==> flow/design.v <==
`timescale 1ns / 1ps
module hyper_cpu
	#(
		parameter DATA_WIDTH = 16
	)
	(
		input wire clk,
		input wire rst,
		output wire[DATA_WIDTH - 1:0] pc_out
    );
`timescale 1ns / 1ps
function integer log2;
	input integer value;
	begin
		value = value - 1;
		for (log2 = 0; value > 0; log2 = log2 + 1)
			value = value >> 1;
	end
endfunction
localparam PIPELINE_STATES	= 4;
localparam OPCODE_SIZE		= 4;
localparam REG_SIZE			= 4;
localparam IMM_SIZE			= 8;
localparam r0					= 0;
localparam r1					= 1;
localparam sp					= 13;
localparam lr					= 14;
localparam pc					= 15;
localparam[log2(PIPELINE_STATES) - 1:0]	
						fetch 	= 2'b00,
						decode	= 2'b01,
						execute	= 2'b10,
						store		= 2'b11;	 
localparam[OPCODE_SIZE - 1:0]
						LRI	= 4'b0001,
						ADD	= 4'b0100,
						OR		= 4'b0110,
						XOR	= 4'b0111,
						HALT	= 4'b0000;
reg[log2(PIPELINE_STATES) - 1:0] state_reg;
reg[DATA_WIDTH - 1:0] regfile[0:(2 ** REG_SIZE) - 1];
reg[DATA_WIDTH - 1:0] ir;
reg[OPCODE_SIZE - 1:0] opcode;
reg[REG_SIZE - 1:0] ra, rb, rd;
reg[DATA_WIDTH - 1:0] w;
reg[DATA_WIDTH - 1:0] memory[0:15];
always @(posedge clk, posedge rst) begin
	if (rst) begin
		state_reg <= fetch;
		regfile[pc] <= 0;
	end else begin
		case (state_reg)
			fetch:
				begin
					ir <= memory[regfile[pc]];
					state_reg <= decode;
				end
			decode:
				begin
					opcode <= ir[OPCODE_SIZE + (REG_SIZE * 3) - 1 : (REG_SIZE * 3)];
					ra <= ir[(REG_SIZE * 3) - 1 : (2 * REG_SIZE)];
					rb <= ir[(REG_SIZE * 2) - 1 : REG_SIZE];
					rd <= ir[REG_SIZE - 1 : 0];
					regfile[pc] <= regfile[pc] + 1;
					state_reg <= execute;
				end
			execute:
				begin
					case (opcode)
						LRI:
							begin
								w <= { ra, rb };
								state_reg <= store;
							end
						ADD:
							begin
								w <= regfile[ra] + regfile[rb];
								state_reg <= store;
							end
						OR:
							begin
								w <= regfile[ra] | regfile[rb];
								state_reg <= store;
							end
						XOR:
							begin
								w <= regfile[ra] ^ regfile[rb];
								state_reg <= store;
							end
						HALT:
							begin
								state_reg <= execute;
							end
						default:
							begin
							end
					endcase
				end
			store:
				begin
					regfile[rd] <= w;
					state_reg <= fetch;
				end
			default:
				begin
				end
		endcase
	end
end
assign pc_out = regfile[pc];
initial begin
	memory[0] = { LRI, 4'd00, 4'd00, 4'd00 };
	memory[1] = { LRI, 4'd00, 4'd00, 4'd01 };
	memory[2] = { LRI, 4'd00, 4'd00, 4'd02 };
	memory[3] = { LRI, 4'd00, 4'd00, 4'd03 };
	memory[4] = { LRI, 4'd02, 4'd04, 4'd01 };
	memory[5] = { LRI, 4'd01, 4'd11, 4'd02 };
	memory[6] = { ADD, 4'd01, 4'd02, 4'd03 };
	memory[7] = { HALT, 12'd0 };
end
endmodule
# Step by step through the tools: hyper_cpu
# Tool output for the design above, in the order of the flow.
# Line numbers count from 1 in the design file above.
# Library cell names are shortened.
# Not given: n/a
[design]
top_module = "hyper_cpu"
clock_port = "clk"
library = "sky130hd"
pvt_corner = "tt_025C_1v80"

# Word-level counts
# Source: Yosys, flattened and elaborated. Widths are those after wreduce. Registers that Yosys merges into a memory's read port (data or address) are not register bits. Print and check cells do not count.
# Memory sizes are those after Yosys's memory passes, which may raise the word count (mostly to a power of two), join words into wider ones and drop unused or constant bits.
[op_classes]
n_addsub = 2
equal = 54
muxes = 19
n_logic = 3
reduce_logical = 29
[op_table]
columns = ["op", "count"]
rows = [
  ["16-bit case mux with 16-bit select", 2],
  ["16-bit 2-to-1 mux", 13],
  ["4-bit == test (second input constant)", 24],
  ["16-bit case mux with 4-bit select", 1],
  ["4-bit by 3-bit == test with 1-bit output (second input constant)", 15],
  ["3-bit AND reduction", 16],
  ["16-bit case mux with 2-bit select", 1],
  ["4-bit by 2-bit == test with 1-bit output (second input constant)", 6],
  ["16-bit by 1-bit adder with 16-bit output (second input constant)", 1],
  ["16-bit adder", 1],
  ["16-bit OR", 1],
  ["16-bit XOR", 1],
  ["4-bit by 1-bit == test with 1-bit output (second input constant)", 4],
  ["4-bit zero test", 4],
  ["2-bit AND reduction", 4],
  ["4-bit nonzero test", 2],
  ["2-bit case mux with 4-bit select", 1],
  ["2-bit == test (second input constant)", 2],
  ["4-bit OR reduction", 1],
  ["2-bit case mux with 2-bit select", 1],
  ["3-bit inequality test (second input constant)", 1],
  ["2-bit by 1-bit == test with 1-bit output (second input constant)", 1],
  ["2-bit inequality test (second input constant)", 1],
  ["2-bit zero test", 1],
  ["2-bit nonzero test", 1],
  ["1-bit inverter", 1],
]
[word_totals]
register_bits = 306
romBits = 160
clocked_rd_ports_x_width = 10
memories = 1
output_inout_bits = 16
word_cells = 131
[mem_list]
columns = ["name", "size", "width", "read_ports", "wr", "line_no", "source"]
rows = [
  ["memory", 16, 10, 1, 0, 46, "reg[DATA_WIDTH - 1:0] memory[0:15];"],
]

# Logic depth
# Longest topological path by Yosys (ltp), each cell counted once; first at word level (registers and memories cut), then after technology mapping (sequential cells cut; the memories' decode and read muxes count).
[depth]
word_depth = 6
ABC_AREA = 0
depth_mapped = 6

# Netlist
# The flow's flattened synthesis, as Yosys stat reports it; memories are mapped. The netlist is that of the ABC_AREA named above (0 if unset); the other value can give another one.
# Totals and module areas in this step are rounded.
[types]
columns = ["type", "count", "area_total_um2"]
rows = [
  ["dfrtp_1", 19, 475.456],
  ["edfxtp_1", 4, 120.115],
  ["xnor2_1", 11, 96.342],
  ["ha_1", 3, 37.536],
  ["xor2_1", 4, 35.034],
  ["dfstp_2", 1, 26.275],
  ["nand2_1", 7, 26.275],
  ["nand3_2", 2, 20.019],
  ["inv_1", 5, 18.768],
  ["nor2_1", 5, 18.768],
  ["nor2b_4", 1, 13.763],
  ["and3_1", 2, 12.512],
  ["nand4_1", 2, 12.512],
  ["nand4_2", 1, 12.512],
  ["nor2b_1", 2, 12.512],
  ["mux2_2", 1, 11.261],
  ["nor2_4", 1, 11.261],
  ["or3b_4", 1, 11.261],
]
# Other cell types: 7; their cells: 8.
[mapped]
stdcells = 80
mapped_area_um2 = 1017
ff_cells = 24

# Worst setup path after synthesis
# Path of least setup slack by OpenSTA after synthesis, without wires, with an ideal clock, recovery checks aside; 20% of the period is set as input and as output delay. Where synthesis merged equal registers, the netlist keeps one of their names.
[synth_path]
path_kind = "register to register"
from = "register state_reg"
to = "register regfile[15][13]"
tclk_ps = 1770
setup_ps = 125
launch_ps = 0
t_arrival_ps = 1478
required_ps = 1645
slack_ps = 167
path_delay_ps = 1603
path_stages = 7
path_buffers = 0
period_less_setup_slack_ps = 1603
# "path_delay_ps" is the arrival time less input delay plus setup time.
# "path_stages" counts driving pins, that of a launching flip-flop among them; a cell with two outputs on the path counts twice.
# "period_less_setup_slack_ps" = period - worst setup slack (recovery checks aside). The figure is calculated, with input and output delays left at 20% of the set period.
# Where an end lacks its bit number, it is one bit of the signal, or one of the new flip-flops if synthesis recoded a state register.
# Between the ends stands the longest chain of elaborated cells between them, by number of cells; it is not shown to be the way that was timed. Of several equally long chains one is given.
# Each line given opens the expression or statement behind the cell; cells for indexed reads and writes are added by Yosys, which also makes memories of some case tables.
# A register here has more assigning lines than the two given.
[synth_via]
path_cell_list = "dfrtp_1 > nor2b_4 > nand4_2 > or3b_4 > nor2_4 > nand3_2 > xnor2_1"
elab_chain_cells = 3
cone_cells = 6
cone_lines = 1
classes_between = "eq/ne: 3; mux: 1; reduce/logical: 2"
[synth_rtl]
columns = ["element", "line_no", "source"]
rows = [
  ["start, declared", 40, "reg[log2(PIPELINE_STATES) - 1:0] state_reg;"],
  ["start, assigned", 49, "state_reg <= fetch;"],
  ["start, assigned", 56, "state_reg <= decode;"],
  ["2-bit == test", 52, "case (state_reg)"],
  ["2-bit nonzero test", "n/a", ""],
  ["2-bit AND reduction", "n/a", ""],
  ["end, assigned", 64, "regfile[pc] <= regfile[pc] + 1;"],
  ["end, assigned", 101, "regfile[rd] <= w;"],
  ["end, declared", 41, "reg[DATA_WIDTH - 1:0] regfile[0:(2 ** REG_SIZE) - 1];"],
]

# Worst path after layout
# Path of least setup slack in the final report of run 1 (OpenROAD, finished layout, wires in). Where an end is a register, its clock arrival counts in the times.
# The path's times are printed in steps of 10 ps; the period is the one set.
[layout_path]
path_kind = "register to register"
from = "register state_reg"
to = "register regfile[15][15]"
tclk_ps = 1680
setup_ps = 100
launch_ps = 300
t_arrival_ps = 1770
required_ps = 1890
slack_ps = 120
path_stages = 7
path_buffers = 0
# Where an end lacks its bit number, it is one bit of the signal, or one of the new flip-flops if synthesis recoded a state register.
# Between the ends stands the longest chain of elaborated cells between them, by number of cells; it is not shown to be the way that was timed. Of several equally long chains one is given.
# A register here has more assigning lines than the two given.
[layout_via]
path_cell_list = "dfrtp_1 > nor2b_4 > nand4_4 > or3b_4 > nor2_4 > nand3_2 > xnor2_1"
elab_chain_cells = 3
cone_cells = 6
cone_lines = 1
classes_between = "eq/ne: 3; mux: 1; reduce/logical: 2"
[layout_rtl]
columns = ["element", "line_no", "source"]
rows = [
  ["start, declared", 40, "reg[log2(PIPELINE_STATES) - 1:0] state_reg;"],
  ["start, assigned", 49, "state_reg <= fetch;"],
  ["start, assigned", 56, "state_reg <= decode;"],
  ["2-bit == test", 52, "case (state_reg)"],
  ["2-bit nonzero test", "n/a", ""],
  ["2-bit AND reduction", "n/a", ""],
  ["end, assigned", 64, "regfile[pc] <= regfile[pc] + 1;"],
  ["end, assigned", 101, "regfile[rd] <= w;"],
  ["end, declared", 41, "reg[DATA_WIDTH - 1:0] regfile[0:(2 ** REG_SIZE) - 1];"],
]

# Flow measurements of hyper_cpu on sky130hd: 2 stored runs with different settings, listed in no order. Input and output delays are each 20% of the period that was set; the output load is 0.01 pF.
# By "achieved_period_ps" is meant the clock period of the run minus its worst setup slack. This is arithmetic on one report: input and output delays are still those of the set period (20% each).
# By "worst_path_ps" is meant the share of the clock period that the worst setup path is allowed (20% is reserved at inputs, 20% at outputs), minus its slack. Clock arrival times at its registers enter into it.
# "total_power_mw" is the tool's figure for a default switching activity; nothing was simulated.
# "worst_path_ps" is known to 10 ps.
# Results are given in rounded form.

[[run]]
name = "run 1"
[run.settings]
period_ns = 1.68
CORE_UTILIZATION = 37
SETUP_SLACK_MARGIN = 0.08
PLACE_DENSITY = 0.42
CORE_MARGIN = 10
TNS_END_PERCENT = 40
ABC_AREA = 0
GPL_TIMING_DRIVEN = 1
GPL_ROUTABILITY_DRIVEN = 0
CAP_MARGIN = 15
MIN_ROUTING_LAYER = "met1"
MAX_ROUTING_LAYER = "met4"
SLEW_MARGIN = 20
[run.results]
synthArea_um2 = 1017
design.die.area_um2 = 5247
post_route_stdcell_area_um2 = 1435
post_route_util_pct = 56.4
setup_worst_slack_ps = 122
setup_tns_ps = 0
total_power_mw = 0.8571
achieved_period_ps = 1558
worst_path_ps = 1560
path_kind = "register to register"

[[run]]
name = "run 2"
[run.settings]
period_ns = 2.05
CORE_UTILIZATION = 52
PLACE_DENSITY_LB_ADDON = 0.1
CELL_PAD_IN_SITES_GLOBAL_PLACEMENT = 1
CTS_CLUSTER_SIZE = 48
CTS_CLUSTER_DIAMETER = 301
CAP_MARGIN = 25
MIN_ROUTING_LAYER = "met1"
CORE_MARGIN = 2
SLEW_MARGIN = 20
[run.results]
synthArea_um2 = 1017
design.die.area_um2 = 2326
post_route_stdcell_area_um2 = 1244
post_route_util_pct = 69.8
setup_worst_slack_ps = 278
setup_tns_ps = 0
total_power_mw = 0.6966
achieved_period_ps = 1772
worst_path_ps = 1360
path_kind = "register to output"
